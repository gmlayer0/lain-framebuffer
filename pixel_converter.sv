==> flow/design.v <==
module pixel_converter(
    input clk,
    input rst_n,
    input flush_i,
    input [1:0] bitcfg_i,                 
    input  fifo_valid_i,
    output fifo_ready_o,                    
    input [31:0] fifo_data_i,             
    output pixel_valid_o,
    input  pixel_ready_i,
    output [23:0] pixel_data_o
  );
  reg [1:0] pixel_wptr_q;
  reg [1:0] pixel_rptr_q;
  reg [2:0] pixel_cnt_q;
  reg [3:0][23:0] fifo_q;
  wire double_write_w = pixel_wptr_q == 2'b10 || bitcfg_i[1];
  always_ff @(posedge clk) begin
    if(~rst_n || flush_i) begin
      pixel_wptr_q <= '0;
    end
    else
      if(fifo_valid_i && fifo_ready_o) begin
        pixel_wptr_q <= double_write_w ? {~pixel_wptr_q[1], 1'b0} : (pixel_wptr_q + 2'd1);
      end
  end
  always_ff @(posedge clk) begin
    if(~rst_n || flush_i) begin
      pixel_rptr_q <= '0;
    end
    else
      if(pixel_valid_o && pixel_ready_i) begin
        pixel_rptr_q <= pixel_rptr_q + 2'b01;
      end
  end
  always_ff @(posedge clk) begin
    if(~rst_n || flush_i) begin
      pixel_cnt_q <= '0;
    end
    else begin
      if((fifo_valid_i && fifo_ready_o) && !(pixel_valid_o && pixel_ready_i)) begin
        if(double_write_w) begin
          pixel_cnt_q <= pixel_cnt_q + 3'd2;
        end
        else begin
          pixel_cnt_q <= pixel_cnt_q + 3'd1;
        end
      end
      else if((fifo_valid_i && fifo_ready_o) && (pixel_valid_o && pixel_ready_i)) begin
        if(double_write_w) begin
          pixel_cnt_q <= pixel_cnt_q + 3'd1;
        end
      end
      else if(pixel_valid_o && pixel_ready_i) begin
        pixel_cnt_q <= pixel_cnt_q - 3'd1;
      end
    end
  end
  assign fifo_ready_o  = pixel_cnt_q < 3'd2;
  assign pixel_valid_o = pixel_cnt_q > 3'd0;
  assign pixel_data_o = fifo_q[pixel_rptr_q];
  always_ff @(posedge clk) begin
    if(fifo_valid_i && fifo_ready_o) begin
      if(pixel_wptr_q == 2'b00) begin
        if(bitcfg_i[1]) begin  
          fifo_q[0] <= {fifo_data_i[15:11],3'd0,fifo_data_i[10:5],2'd0,fifo_data_i[4:0],3'd0};
          fifo_q[1] <= {fifo_data_i[16+15:16+11],3'd0,fifo_data_i[16+10:16+5],2'd0,fifo_data_i[16+4:16+0],3'd0};
        end
        else begin
          fifo_q[0][23:16] <= fifo_data_i[7:0];
          fifo_q[0][15:8] <= fifo_data_i[15:8];
          fifo_q[0][7:0] <= fifo_data_i[23:16];
          fifo_q[1][23:16] <= fifo_data_i[31:24];
        end
      end
      else if(pixel_wptr_q == 2'b01) begin
        fifo_q[1][15:8] <= fifo_data_i[7:0];
        fifo_q[1][7:0] <= fifo_data_i[15:8];
        fifo_q[2][23:16] <= fifo_data_i[23:16];
        fifo_q[2][15:8] <= fifo_data_i[31:24];
      end
      else if(pixel_wptr_q == 2'b10) begin
        if(bitcfg_i[1]) begin  
          fifo_q[2] <= {fifo_data_i[15:11],3'd0,fifo_data_i[10:5],2'd0,fifo_data_i[4:0],3'd0};
          fifo_q[3] <= {fifo_data_i[16+15:16+11],3'd0,fifo_data_i[16+10:16+5],2'd0,fifo_data_i[16+4:16+0],3'd0};
        end
        else begin
          fifo_q[2][7:0] <= fifo_data_i[7:0];
          fifo_q[3][23:16] <= fifo_data_i[15:8];
          fifo_q[3][15:8] <= fifo_data_i[23:16];
          fifo_q[3][7:0] <= fifo_data_i[31:24];
        end
      end
    end
  end
endmodule
Step by step through the tools: pixel_converter
Tool output for the design above, in the order of the flow. Line numbers count from 1 in the design file above. Cell names lack the library's common part. A cell with n/a has no value.

Top: pixel_converter. Clock port: clk. Library: sky130hd. Corner: tt_025C_1v80.

After elaboration
Source: Yosys, flattened and elaborated, memories not mapped. Widths are those after wreduce. Registers that Yosys merges into a memory's read port (data or address) are not register bits. Print and check cells do not count. Equal cells are merged and count once.

Under register bits stands 103. Input bits: 39. The entry for output and inout port bits reads 26. Cells after elaboration: 82.

Add/subtract/negate cells: 5. $mul: 1. Under magnitude comparators stands 2. Equal/unequal tests: 4. Shift-type cells: 1. Mux-type cells: 25. The figure for bitwise logic cells is 4. Reductions and logical operators: 17.

Operators by type and width (number): two-way mux 8 bit (19); variable part select 96 x 8 -> 24 bit (1); two-way mux 3 bit (5); multiplier 2 x 2 -> 4 bit (second input constant) (1); AND reduction 4 bit (2); nonzero test 2 bit (3); logical AND 1 bit (4); NOT 1 bit (4); adder 2 x 1 -> 2 bit (second input constant) (2); AND reduction 2 bit (2); adder 3 x 1 -> 3 bit (second input constant) (1); subtractor 3 x 1 -> 3 bit (second input constant) (1); greater-than comparator 3 x 1 -> 1 bit (second input constant) (1); adder 3 x 2 -> 3 bit (second input constant) (1); less-than comparator 3 x 2 -> 1 bit (second input constant) (1); inequality test 3 bit (second input constant) (1); AND reduction 3 bit (1); nonzero test 3 bit (1); logical OR 1 bit (2); == test 2 x 1 -> 1 bit (second input constant) (1); == test 2 bit (second input constant) (1); inequality test 2 bit (second input constant) (1); zero test 2 bit (1); two-way mux 2 bit (1); zero test 1 bit (1).

Logic depth
Depth = most cells in a row (Yosys ltp): at word level without a register or memory, in the mapped netlist without a sequential cell, where the memories' decode and read muxes count.

The entry for depth in word-level cells reads 6. ABC_AREA: 0. The entry for gate-level depth with buffers reads 7. For mapped depth without buffers the number is 6.

Netlist
The flow's flattened synthesis, as Yosys stat reports it; memories are mapped. The netlist is that of the ABC_AREA named above (0 if unset); the other value can give another one.

Cells by type: edfxtp_1 (number 96, area in all 2.88E+03 sq um); mux4_2 (number 24, area in all 540.518 sq um); mux2_2 (number 27, area in all 304.042 sq um); nand2_1 (number 58, area in all 217.709 sq um); dfxtp_1 (number 7, area in all 140.134 sq um); nor2b_1 (number 17, area in all 106.352 sq um); nand2b_1 (number 16, area in all 100.096 sq um); ha_1 (number 7, area in all 87.584 sq um); and2_1 (number 6, area in all 37.536 sq um); clkbuf_1 (number 9, area in all 33.782 sq um); nor2_1 (number 7, area in all 26.275 sq um); xnor2_1 (number 3, area in all 26.275 sq um); buf_2 (number 5, area in all 25.024 sq um); buf_6 (number 2, area in all 22.522 sq um); inv_1 (number 6, area in all 22.522 sq um); mux2i_1 (number 2, area in all 20.019 sq um); a31oi_1 (number 3, area in all 18.768 sq um); nor4b_1 (number 2, area in all 17.517 sq um).

Not listed: further types 23, cells in them 31.

The entry for cell count reads 328. For chip area (Yosys) the number is 0.0048534 sq mm. Under flip-flop cells stands 103. The entry for buffers reads 19.

Worst setup path after synthesis
Source: OpenSTA report_checks on the synthesized netlist (no wires, ideal clock, input and output delay 20% of the period each), path of least setup slack; recovery checks are left aside. Register names are those of the netlist, which keeps one name where synthesis merged equal registers.

Kind: in2reg. From: input fifo_valid_i. To: register fifo_q. Clock period: 9.78 ns. The entry for input delay reads 1.956 ns. The entry for setup time reads 0.513 ns. The figure for time at the first pin is 1.956 ns. The figure for arrival is 5.605 ns. The figure for slack is 3.662 ns. Delay of the path: 4.162 ns. For stages on the path the number is 3. Under buffers on the path stands 1. The entry for period reached after synthesis reads 6.118 ns.

"delay of the path" is the arrival time less input delay plus setup time. "stages on the path": output pins that drive a net of the path, with the launching flip-flop's if there is one; two outputs of one cell count as two. "period reached after synthesis" is the clock period less the worst setup slack; recovery checks do not enter. This is arithmetic on one report: input and output delays are still those of the set period (20% each). An end named without its bit number is one bit of that signal or, where synthesis recoded a state register, one of its new flip-flops. Between the ends stands the longest chain of elaborated cells between them, by number of cells; it is not shown to be the way that was timed. Of several equally long chains one is given. A line is the first line of the expression or statement that the cell stems from. Yosys adds cells for indexed reads and writes and turns some case tables into memories.

Cell sequence: nand2_1 > buf_2 > nor4b_1. For length of the longest elaborated chain the number is 2.

Ends and longest elaborated chain, post-synthesis: from (decl) (RTL line 6) `input  fifo_valid_i,`; logical AND 1 bit (RTL line 63) `if(fifo_valid_i && fifo_ready_o) begin`; AND reduction 4 bit; to (decl) (RTL line 16) `reg [3:0][23:0] fifo_q;`.

Timing after layout
Path of least setup slack in the final report of flow run 1 (OpenROAD, finished layout, wires in). Where an end is a register, its clock arrival counts in the times.

Kind: reg2out. From: register pixel_rptr_q[0]. To: output pixel_data_o[18]. Clock period: 5.64 ns. The figure for time at the first pin is 0.34 ns. The figure for arrival is 2.48 ns. The figure for slack is 2.03 ns. For stages on the path the number is 3. Under buffers on the path stands 1.

Between the ends stands the longest chain of elaborated cells between them, by number of cells; it is not shown to be the way that was timed. Of several equally long chains one is given.

Cell sequence: dfxtp_2 > mux4_2 > clkdlybuf4s50_1. For length of the longest elaborated chain the number is 2.

Ends and longest elaborated chain, after layout: from (decl) (RTL line 14) `reg [1:0] pixel_rptr_q;`; from (assign) (RTL line 29) `pixel_rptr_q <= '0;`; from (assign) (RTL line 33) `pixel_rptr_q <= pixel_rptr_q + 2'b01;`; multiplier 2 x 2 -> 4 bit (RTL line 61) `assign pixel_data_o = fifo_q[pixel_rptr_q];`; variable part select 96 x 8 -> 24 bit (RTL line 61); to (decl) (RTL line 11) `output [23:0] pixel_data_o`.

Data sheet: physical implementation of pixel_converter

Design pixel_converter on sky130hd. What follows are 2 stored runs of the flow, each under its own settings; their order means nothing. The constraints put input and output delay at 20% of the set period each and load the outputs with 0.01 pF. "period achieved": clock period set for the run, less the worst setup slack. It is reckoned from that one timing run; input and output delays stay at 20% of the period that was set. "critical path time" is the time allowed to the run's worst setup path (the clock period less input and output delay, where it has them) less its slack. Clock arrival times count: a late capture clock shortens it, a late launch clock lengthens it. "total power of the final layout" rests on the timing tool's default activity at the inputs, not on a simulated workload.

Flow run 1 has these settings: period_ns 5.64; CORE_UTILIZATION 25; PLACE_DENSITY 0.75; HOLD_SLACK_MARGIN 0.12; CELL_PAD_IN_SITES_DETAIL_PLACEMENT 1; TNS_END_PERCENT 30; ABC_AREA 0; MAX_ROUTING_LAYER met4; CAP_MARGIN 20; CORE_MARGIN 2; SLEW_MARGIN 20. The total power of the final layout is 1.731 mW. The post-route worst hold slack stands at 0.601 ns. The synthesized cell area comes to 0.0048534 sq mm. The total die area stands at 0.0205435 sq mm. For the critical path time the run shows 2.48 ns. Critical path kind: reg2out. For the post-route utilization the run shows 32.0 %. The total negative slack on setup checks comes to 0.000 ns. The worst setup slack after layout reads 2.027 ns. For the standard-cell area after layout the run shows 0.0060496 sq mm. The period achieved stands at 3.613 ns.

Flow run 2 has these settings: period_ns 3.95; CORE_UTILIZATION 56; SETUP_SLACK_MARGIN 1.12; PLACE_DENSITY_LB_ADDON 0.08; CORE_MARGIN 10; CELL_PAD_IN_SITES_GLOBAL_PLACEMENT 2; TNS_END_PERCENT 5; CTS_CLUSTER_SIZE 38; CTS_CLUSTER_DIAMETER 172; CAP_MARGIN 20; SLEW_MARGIN 25. The total power of the final layout is 2.196 mW. The post-route worst hold slack stands at 0.557 ns. The synthesized cell area comes to 0.0048534 sq mm. The total die area stands at 0.0127905 sq mm. For the critical path time the run shows 1.98 ns. Critical path kind: reg2out. For the post-route utilization the run shows 69.8 %. The total negative slack on setup checks comes to 0.000 ns. The worst setup slack after layout reads 1.178 ns. For the standard-cell area after layout the run shows 0.0058193 sq mm. The period achieved stands at 2.772 ns.
